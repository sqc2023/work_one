==> flow/design.v <==
module picture_size (
    input                               clk                        , 
    input                               rst_n                      , 
    input              [  15:0]         ID_lcd                     , 
    output reg         [  12:0]         cmos_h_pixel               , 
    output reg         [  12:0]         cmos_v_pixel               , 
    output reg         [  12:0]         total_h_pixel              , 
    output reg         [  12:0]         total_v_pixel              , 
    output reg         [  23:0]         sdram_max_addr               
);
    parameter                           ID_4342 = 16'h4342         ; 
    parameter                           ID_7084 = 16'h7084         ; 
    parameter                           ID_7016 = 16'h7016         ; 
    parameter                           ID_1018 = 16'h1018         ; 
    parameter                           ID_4384 = 16'h4384         ; 
  always @(posedge clk or negedge rst_n) begin
    if (!rst_n) begin
        cmos_h_pixel <= 13'b0;
        cmos_v_pixel <= 13'b0;
        sdram_max_addr<=23'b0;
    end
    else begin
        case (ID_lcd)
            16'h4342 : begin
                cmos_h_pixel = 13'd480;
                cmos_v_pixel = 13'd272;
                sdram_max_addr = 23'd130560;
            end
            16'h7084 : begin
                cmos_h_pixel = 13'd800;
                cmos_v_pixel = 13'd480;
                sdram_max_addr = 23'd384000;
            end
            16'h7016 : begin
                cmos_h_pixel = 13'd1024;
                cmos_v_pixel = 13'd600;
                sdram_max_addr = 23'd614400;
            end
            16'h1018 : begin
                cmos_h_pixel = 13'd1280;
                cmos_v_pixel = 13'd800;
                sdram_max_addr = 23'd1024000;
            end
            16'h4384 : begin
                cmos_h_pixel = 13'd800;
                cmos_v_pixel = 13'd480;
                sdram_max_addr = 23'd384000;
            end
            default: begin
                cmos_h_pixel = 13'd800;
                cmos_v_pixel = 13'd480;
                sdram_max_addr = 23'd384000;
            end
        endcase
    end
  end
  always @(*) begin
    case (ID_lcd)
        ID_4342 : begin
            total_h_pixel = 13'd1800;
            total_v_pixel = 13'd1000;
        end
        ID_7084 : begin
            total_h_pixel = 13'd1800;
            total_v_pixel = 13'd1000;
        end
        ID_7016 : begin
            total_h_pixel = 13'd2200;
            total_v_pixel = 13'd1000;
        end
        ID_1018 : begin
            total_h_pixel = 13'd2570;
            total_v_pixel = 13'd980;
        end
        ID_4384 : begin
            total_h_pixel = 13'd1800;
            total_v_pixel = 13'd1000;
        end
        default : begin
            total_h_pixel = 13'd1800;
            total_v_pixel = 13'd1000;
        end
    endcase
  end
endmodule
Reports on picture_size
The steps from the RTL of picture_size to its reports follow in flow order.
Line numbers count from 1 in the design file above.
Operators carry their Yosys type and port widths (W data, S select, Z words).
The mark -- stands for no value.
Design
  top: picture_size
  clock: clk
  cell library: sky130hd
  corner: tt_025C_1v80

After elaboration
Source: Yosys, flattened and elaborated, memories not mapped. Widths are those after wreduce; folded enables and synchronous resets count as part of the registers. Registers that Yosys merges into a memory's read port (data or address) are not register bits. Print and check cells do not count. Equal cells are merged and count once.
Bit counts
  input port bits: 18
  bits in writable memories: 0
  elaborated cells: 11
  bits in latches: 0
  memories kept: 0
  register bits after elaboration: 41
  output and inout bits: 76
  memory bits (read-only): 0
  word width x clocked read ports: 0
Operators by class
  multipliers: 0
  reduce/logical cells: 0
  divide/modulo/power cells: 0
  multiplexer cells: 5
  bitwise logic cells: 0
  add/sub/neg operators: 0
  shifts and indexed selects: 0
  equal/unequal tests: 3
  $lt $le $gt $ge: 0
Operators with widths (count)
  $pmux W20 S3: 1
  $pmux W11 S3: 1
  $eq A16 B15 Y1 const B: 2
  $pmux W10 S3: 1
  $pmux W12 S2: 1
  $eq A16 B13 Y1 const B: 1
  $mux W6: 1

Longest topological paths
Longest topological path by Yosys (ltp), each cell counted once; first at word level (registers and memories cut), then after technology mapping (sequential cells cut; the memories' decode and read muxes count).
Logic depth
  word-level depth: 2
  ABC_AREA: 1
  mapped depth: 8
  depth with buffers taken out: 8

Netlist
Source: synth_stat.txt of the flow (Yosys; design flattened, memories mapped). It holds for the ABC_AREA given above (unset counts as 0); a run with the other value may have another netlist.
Synthesis totals
  buffers: 57
  area of sequential cells: 325.3 um^2
  flip-flop cells: 13
  standard cells after synthesis: 127
  mapped area: 1039.7 um^2
Cells by type
  sky130_fd_sc_hd__buf_4: count 57, area in all 427.91 um^2
  sky130_fd_sc_hd__dfrtp_1: count 13, area in all 325.312 um^2
  sky130_fd_sc_hd__nand2_1: count 14, area in all 52.55 um^2
  sky130_fd_sc_hd__nor2_1: count 14, area in all 52.55 um^2
  sky130_fd_sc_hd__inv_1: count 13, area in all 48.797 um^2
  sky130_fd_sc_hd__nand2_4: count 2, area in all 22.522 um^2
  sky130_fd_sc_hd__nor2_4: count 2, area in all 22.522 um^2
  sky130_fd_sc_hd__nor2_8: count 1, area in all 20.019 um^2
  sky130_fd_sc_hd__nor2_2: count 3, area in all 18.768 um^2
  sky130_fd_sc_hd__nand2_2: count 2, area in all 12.512 um^2
  sky130_fd_sc_hd__nand3_2: count 1, area in all 10.01 um^2
  sky130_fd_sc_hd__clkinv_4: count 1, area in all 8.758 um^2
  sky130_fd_sc_hd__conb_1: count 2, area in all 7.507 um^2
  sky130_fd_sc_hd__clkinv_2: count 1, area in all 5.005 um^2
  sky130_fd_sc_hd__nand3_1: count 1, area in all 5.005 um^2

Timing after synthesis
OpenSTA on the mapped netlist: ideal clock, no wires. The path of least setup slack (recovery checks aside). Input and output delay are each 20% of the period. Register names are those of the netlist, which keeps one name where synthesis merged equal registers.
Timing after synthesis
  path type: input port to output port
  start point: input ID_lcd[7]
  end point: output total_h_pixel[10]
  delay of the path: 0.748 ns
  data arrival time: 1.530 ns
  clock period: 3.91 ns
  path buffers: 1
  path slack: 1.598 ns
  time at the first pin: 0.782 ns
  required time: 3.128 ns
  stages: 7
  external input delay: 0.782 ns
  external output delay: 0.782 ns
  period reached after synthesis: 2.312 ns
"delay of the path" is the arrival time less input delay plus setup time.
At an output port there is no setup time.
"stages": output pins that drive a net of the path, with the launching flip-flop's if there is one; two outputs of one cell count as two.
"period reached after synthesis" is the clock period less the worst setup slack; recovery checks do not enter. This is arithmetic on one report: input and output delays are still those of the set period (20% each).
The rows between start and end are the longest chain of elaborated cells between them; the timing report does not say that the signal goes this way. Where chains are equally long, one stands for them.
Each line given opens the expression or statement behind the cell; cells for indexed reads and writes are added by Yosys, which also makes memories of some case tables.
On the way, after synthesis
  cell sequence: sky130_fd_sc_hd__nor2_1 -> sky130_fd_sc_hd__nand2_2 -> sky130_fd_sc_hd__nor2_8 -> sky130_fd_sc_hd__nand2_4 -> sky130_fd_sc_hd__clkinv_2 -> sky130_fd_sc_hd__nor2_4 -> sky130_fd_sc_hd__buf_4
  length of the longest elaborated chain: 2
  elaborated cells on any way between the ends: 3
  those cells by class: eq/ne: 2; mux: 1
Ends and longest elaborated chain, after synthesis
  start, declared: RTL line 4  | input              [  15:0]         ID_lcd                     ,
  $eq A16 B13 Y1: RTL line 58  | case (ID_lcd)
  $pmux W12 S2: RTL line 58
  end, declared: RTL line 7  | output reg         [  12:0]         total_h_pixel              ,
Some nets on the timed path still bear RTL names; the line given drives or declares the net.
Named nets, after synthesis (RTL line)
  total_v_pixel[3]: 58
  total_h_pixel[1]: 58
  total_h_pixel[8]: 58

Worst path after layout
From the final timing report of entry A: the path of least setup slack in the routed layout; clock arrival at registers is part of the times.
Timing post-layout
  path type: input port to output port
  start point: input ID_lcd[4]
  end point: output total_v_pixel[3]
  external input delay: 0.40 ns
  external output delay: 0.40 ns
  path buffers: 3
  time at the first pin: 0.40 ns
  data arrival time: 1.15 ns
  stages: 8
  path slack: 0.45 ns
  required time: 1.60 ns
  clock period: 2.0 ns
The rows between start and end are the longest chain of elaborated cells between them; the timing report does not say that the signal goes this way. Where chains are equally long, one stands for them.
On the way, post-layout
  cell sequence: sky130_fd_sc_hd__buf_12 -> sky130_fd_sc_hd__inv_12 -> sky130_fd_sc_hd__nor2_4 -> sky130_fd_sc_hd__nand2_4 -> sky130_fd_sc_hd__nor2_8 -> sky130_fd_sc_hd__nand2_4 -> sky130_fd_sc_hd__buf_6 -> sky130_fd_sc_hd__buf_6
  length of the longest elaborated chain: 2
  elaborated cells on any way between the ends: 2
  those cells by class: eq/ne: 1; mux: 1
Ends and longest elaborated chain, post-layout
  start, declared: RTL line 4  | input              [  15:0]         ID_lcd                     ,
  $eq A16 B13 Y1: RTL line 58  | case (ID_lcd)
  $mux W6: RTL line 58
  end, declared: RTL line 8  | output reg         [  12:0]         total_v_pixel              ,

Stored flow runs of picture_size (2 of them; Yosys, OpenROAD, sky130hd). They differ in their settings and are not a sequence. Constraints: input delay and output delay 20% of the set period each, output load 0.01 pF.
"achieved clock period (ns)" = clock period - worst setup slack. The figure is calculated, with input and output delays left at 20% of the set period.
"worst setup path time (ns)" is the time allowed to the run's worst setup path (the clock period less input and output delay, where it has them) less its slack. Clock arrival times count: a late capture clock shortens it, a late launch clock lengthens it.
"finish__power__total" is the tool's figure for a default switching activity; nothing was simulated.

settings of entry A
{
  "period_ns": 2.0,
  "CORE_UTILIZATION": 19,
  "SETUP_SLACK_MARGIN": 0.57,
  "PLACE_DENSITY_LB_ADDON": 0.28,
  "CORE_MARGIN": 7,
  "CELL_PAD_IN_SITES_GLOBAL_PLACEMENT": 2,
  "ABC_AREA": 1,
  "GPL_TIMING_DRIVEN": 1,
  "GPL_ROUTABILITY_DRIVEN": 1,
  "SLEW_MARGIN": 10,
  "CAP_MARGIN": 20
}
report of entry A
yosys chip area after synthesis (um^2): 1039.7
finish__design__die__area: 7739.6
finish__design__instance__area__stdcell: 1604.0
finish__design__instance__utilization: 0.3082
finish__timing__setup__ws: 0.445
finish__timing__setup__tns: 0.000
finish__timing__hold__ws: 0.533
finish__power__total: 6.144e-04
achieved clock period (ns): 1.555
worst setup path time (ns): 0.75
worst setup path kind: input port to output port

settings of entry B
{
  "period_ns": 2.54,
  "CORE_UTILIZATION": 69,
  "SETUP_SLACK_MARGIN": 0.04,
  "PLACE_DENSITY_LB_ADDON": 0.15,
  "HOLD_SLACK_MARGIN": 0.02,
  "ABC_AREA": 1,
  "CTS_CLUSTER_SIZE": 83,
  "SLEW_MARGIN": 0,
  "CAP_MARGIN": 20,
  "CORE_MARGIN": 2
}
report of entry B
yosys chip area after synthesis (um^2): 1039.7
finish__design__die__area: 1833.5
finish__design__instance__area__stdcell: 1336.3
finish__design__instance__utilization: 0.9191
finish__timing__setup__ws: 0.146
finish__timing__setup__tns: 0.000
finish__timing__hold__ws: 0.602
finish__power__total: 4.143e-04
achieved clock period (ns): 2.394
worst setup path time (ns): 1.38
worst setup path kind: input port to output port
